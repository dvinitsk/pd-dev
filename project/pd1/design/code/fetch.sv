==> flow/design.v <==
package constants_pkg;
typedef enum logic [1:0] {
    ADD = 2'b00,
    SUB = 2'b01,
    AND = 2'b10,
    OR =  2'b11
} aluSel_e  ;
endpackage
module fetch #(
    parameter int DWIDTH=32,
    parameter int AWIDTH=32,
    parameter int BASEADDR=32'h01000000
    )(
	input logic clk,
	input logic rst,
	output logic [AWIDTH - 1:0] pc_o, 
    output logic [DWIDTH - 1:0] insn_o
);
    always_ff @(posedge clk) begin
        if (rst)
            pc_o <= BASEADDR;  
        else
            pc_o <= pc_o + 32'd4;  
    end
endmodule : fetch
* Reports on fetch
Tool output for the design above, in the order of the flow. Lines are those of the file above, counted from 1. Operators carry their Yosys type and port widths (W data, S select, Z words). Cell names lack the library's common part. A cell with n/a has no value.
Set-up: design top fetch, clock clk, standard-cell library sky130hd, library corner tt_025C_1v80

* After elaboration
Yosys after proc, flatten, opt, wreduce and memory -nomap, before mapping. Enables and synchronous resets that opt folds into registers are not counted as muxes. Memory bits, and registers merged into a memory's read port (data or address), are not among the register bits. Print and check cells are not counted. Equal cells are merged and count once.
Storage and ports: register bits after elaboration 32, bits of input ports 2, word-level cells 2
Operators by class: $add $sub $neg 1
Operator list (count):
- $add A32 B3 Y32 const B | 1

* Depth
Longest topological path by Yosys (ltp), each cell counted once; first at word level (registers and memories cut), then after technology mapping (sequential cells cut; the memories' decode and read muxes count).
Logic depth: word-level depth 1, ABC_AREA 0, gate-level depth with buffers 6, depth with buffers taken out 5

* Mapped cells and area
The flow's flattened synthesis, as Yosys stat reports it; memories are mapped. The netlist is that of the ABC_AREA named above (0 if unset); the other value can give another one. The area totals of this step are shown rounded.
Synthesis totals: standard cells after synthesis 197, chip area (Yosys) 1700 um^2, area of sequential cells 601 um^2, flip-flop cells 30, buffers 42
Cells by type:
- dfxtp_1 | count 30, area in all 600.576 um^2
- buf_4 | count 35, area in all 262.752 um^2
- nand4_1 | count 14, area in all 87.584 um^2
- nor2_1 | count 20, area in all 75.072 um^2
- xor2_1 | count 8, area in all 70.067 um^2
- a21oi_1 | count 12, area in all 60.058 um^2
- and4_1 | count 5, area in all 43.792 um^2
- a31o_2 | count 4, area in all 35.034 um^2
- xnor2_1 | count 4, area in all 35.034 um^2
- mux2_2 | count 3, area in all 33.782 um^2
- nand3_1 | count 6, area in all 30.029 um^2
- o21ai_0 | count 6, area in all 30.029 um^2
- and3_1 | count 4, area in all 25.024 um^2
- nand4_2 | count 2, area in all 25.024 um^2
- nor2b_1 | count 4, area in all 25.024 um^2
- or3_1 | count 4, area in all 25.024 um^2
- o31ai_1 | count 3, area in all 22.522 um^2
- or4_1 | count 3, area in all 22.522 um^2
Other cell types: 17; their cells: 30.

* Path before layout
Source: OpenSTA report_checks on the synthesized netlist (no wires, ideal clock, input and output delay 20% of the period each), path of least setup slack; recovery checks are left aside. Register names are those of the netlist, which keeps one name where synthesis merged equal registers.
Timing post-synthesis: path kind register to register, from register pc_o[2], to register pc_o[30], period 3310 ps, time at the first pin 0 ps, arrival time 1728 ps, data required time 3189 ps, setup slack 1461 ps, delay of the path 1849 ps, stages on the path 6, buffers on the path 0, period reached after synthesis 1849 ps
"delay of the path" = arrival - input delay + setup time. "stages on the path" counts driving pins, that of a launching flip-flop among them; a cell with two outputs on the path counts twice. "period reached after synthesis" = period - worst setup slack (recovery checks aside). The figure is calculated, with input and output delays left at 20% of the set period. Between the ends stands the longest chain of elaborated cells between them, by number of cells; it is not shown to be the way that was timed. Of several equally long chains one is given. A line is the first line of the expression or statement that the cell stems from. Yosys adds cells for indexed reads and writes and turns some case tables into memories.
Between the ends, post-synthesis: cell sequence dfxtp_1 > ha_1 > nand4_1 > or4_4 > nor4_2 > mux2_2, length of the longest elaborated chain 1
RTL lines, path post-synthesis:
- start, declared | line 16 | output logic [AWIDTH - 1:0] pc_o,
- start, assigned | line 21 | pc_o <= BASEADDR;
- start, assigned | line 23 | pc_o <= pc_o + 32'd4;
- $add A32 B3 Y32 | line 23
- end, assigned | line 21
- end, assigned | line 23
- end, declared | line 16

==> results <==
Record of 2 stored runs of the RTL-to-layout flow on fetch, platform sky130hd. The runs are unordered. Constraints: input delay and output delay 20% of the set period each, output load 0.01 pF.

[stored run 1] flow files
==> flow/run.sh <==
#!/bin/bash
# the make line also repeats the synthesis and layout settings of config.mk as NAME=value (left out here)
make -C /OpenROAD-flow-scripts/flow DESIGN_CONFIG=/design/flow/config.mk WORK_HOME=/design/flow/orfs CLKGATE_MAP_FILE= finish
==> flow/config.mk <==
export PLATFORM = sky130hd
export DESIGN_NAME = fetch
export DESIGN_NICKNAME = fetch
export VERILOG_FILES = /design/flow/design.v
export SDC_FILE = /design/flow/constraint.sdc
export NUM_CORES = 4
export LEC_CHECK = 0
export CAP_MARGIN = 20
export CELL_PAD_IN_SITES_DETAIL_PLACEMENT = 1
export CORE_MARGIN = 7
export CORE_UTILIZATION = 69
export CTS_CLUSTER_DIAMETER = 327
export GPL_ROUTABILITY_DRIVEN = 1
export MAX_ROUTING_LAYER = met5
export PLACE_DENSITY_LB_ADDON = 0.24
export SETUP_SLACK_MARGIN = -0.13
export SLEW_MARGIN = 20
export TNS_END_PERCENT = 30
==> flow/constraint.sdc <==
create_clock -name core_clock -period 1.65 [get_ports {clk}]
set_input_delay 0.3300 -clock core_clock [delete_from_list [all_inputs] [get_ports {clk}]]
set_output_delay 0.3300 -clock core_clock [all_outputs]
set_load 0.01 [all_outputs]

[stored run 1] result: did not finish, placement stopped with a tool error

[stored run 2] flow files
==> flow/run.sh <==
#!/bin/bash
# the make line also repeats the synthesis and layout settings of config.mk as NAME=value (left out here)
make -C /OpenROAD-flow-scripts/flow DESIGN_CONFIG=/design/flow/config.mk WORK_HOME=/design/flow/orfs CLKGATE_MAP_FILE= finish
==> flow/config.mk <==
export PLATFORM = sky130hd
export DESIGN_NAME = fetch
export DESIGN_NICKNAME = fetch
export VERILOG_FILES = /design/flow/design.v
export SDC_FILE = /design/flow/constraint.sdc
export NUM_CORES = 4
export LEC_CHECK = 0
export CAP_MARGIN = 20
export CELL_PAD_IN_SITES_DETAIL_PLACEMENT = 2
export CORE_MARGIN = 6
export CORE_UTILIZATION = 57
export GPL_TIMING_DRIVEN = 0
export SETUP_SLACK_MARGIN = 0.48
export SLEW_MARGIN = 20
export TNS_END_PERCENT = 25
==> flow/constraint.sdc <==
create_clock -name core_clock -period 2.59 [get_ports {clk}]
set_input_delay 0.5180 -clock core_clock [delete_from_list [all_inputs] [get_ports {clk}]]
set_output_delay 0.5180 -clock core_clock [all_outputs]
set_load 0.01 [all_outputs]

[stored run 2] result: did not finish, placement stopped with DPL-0033
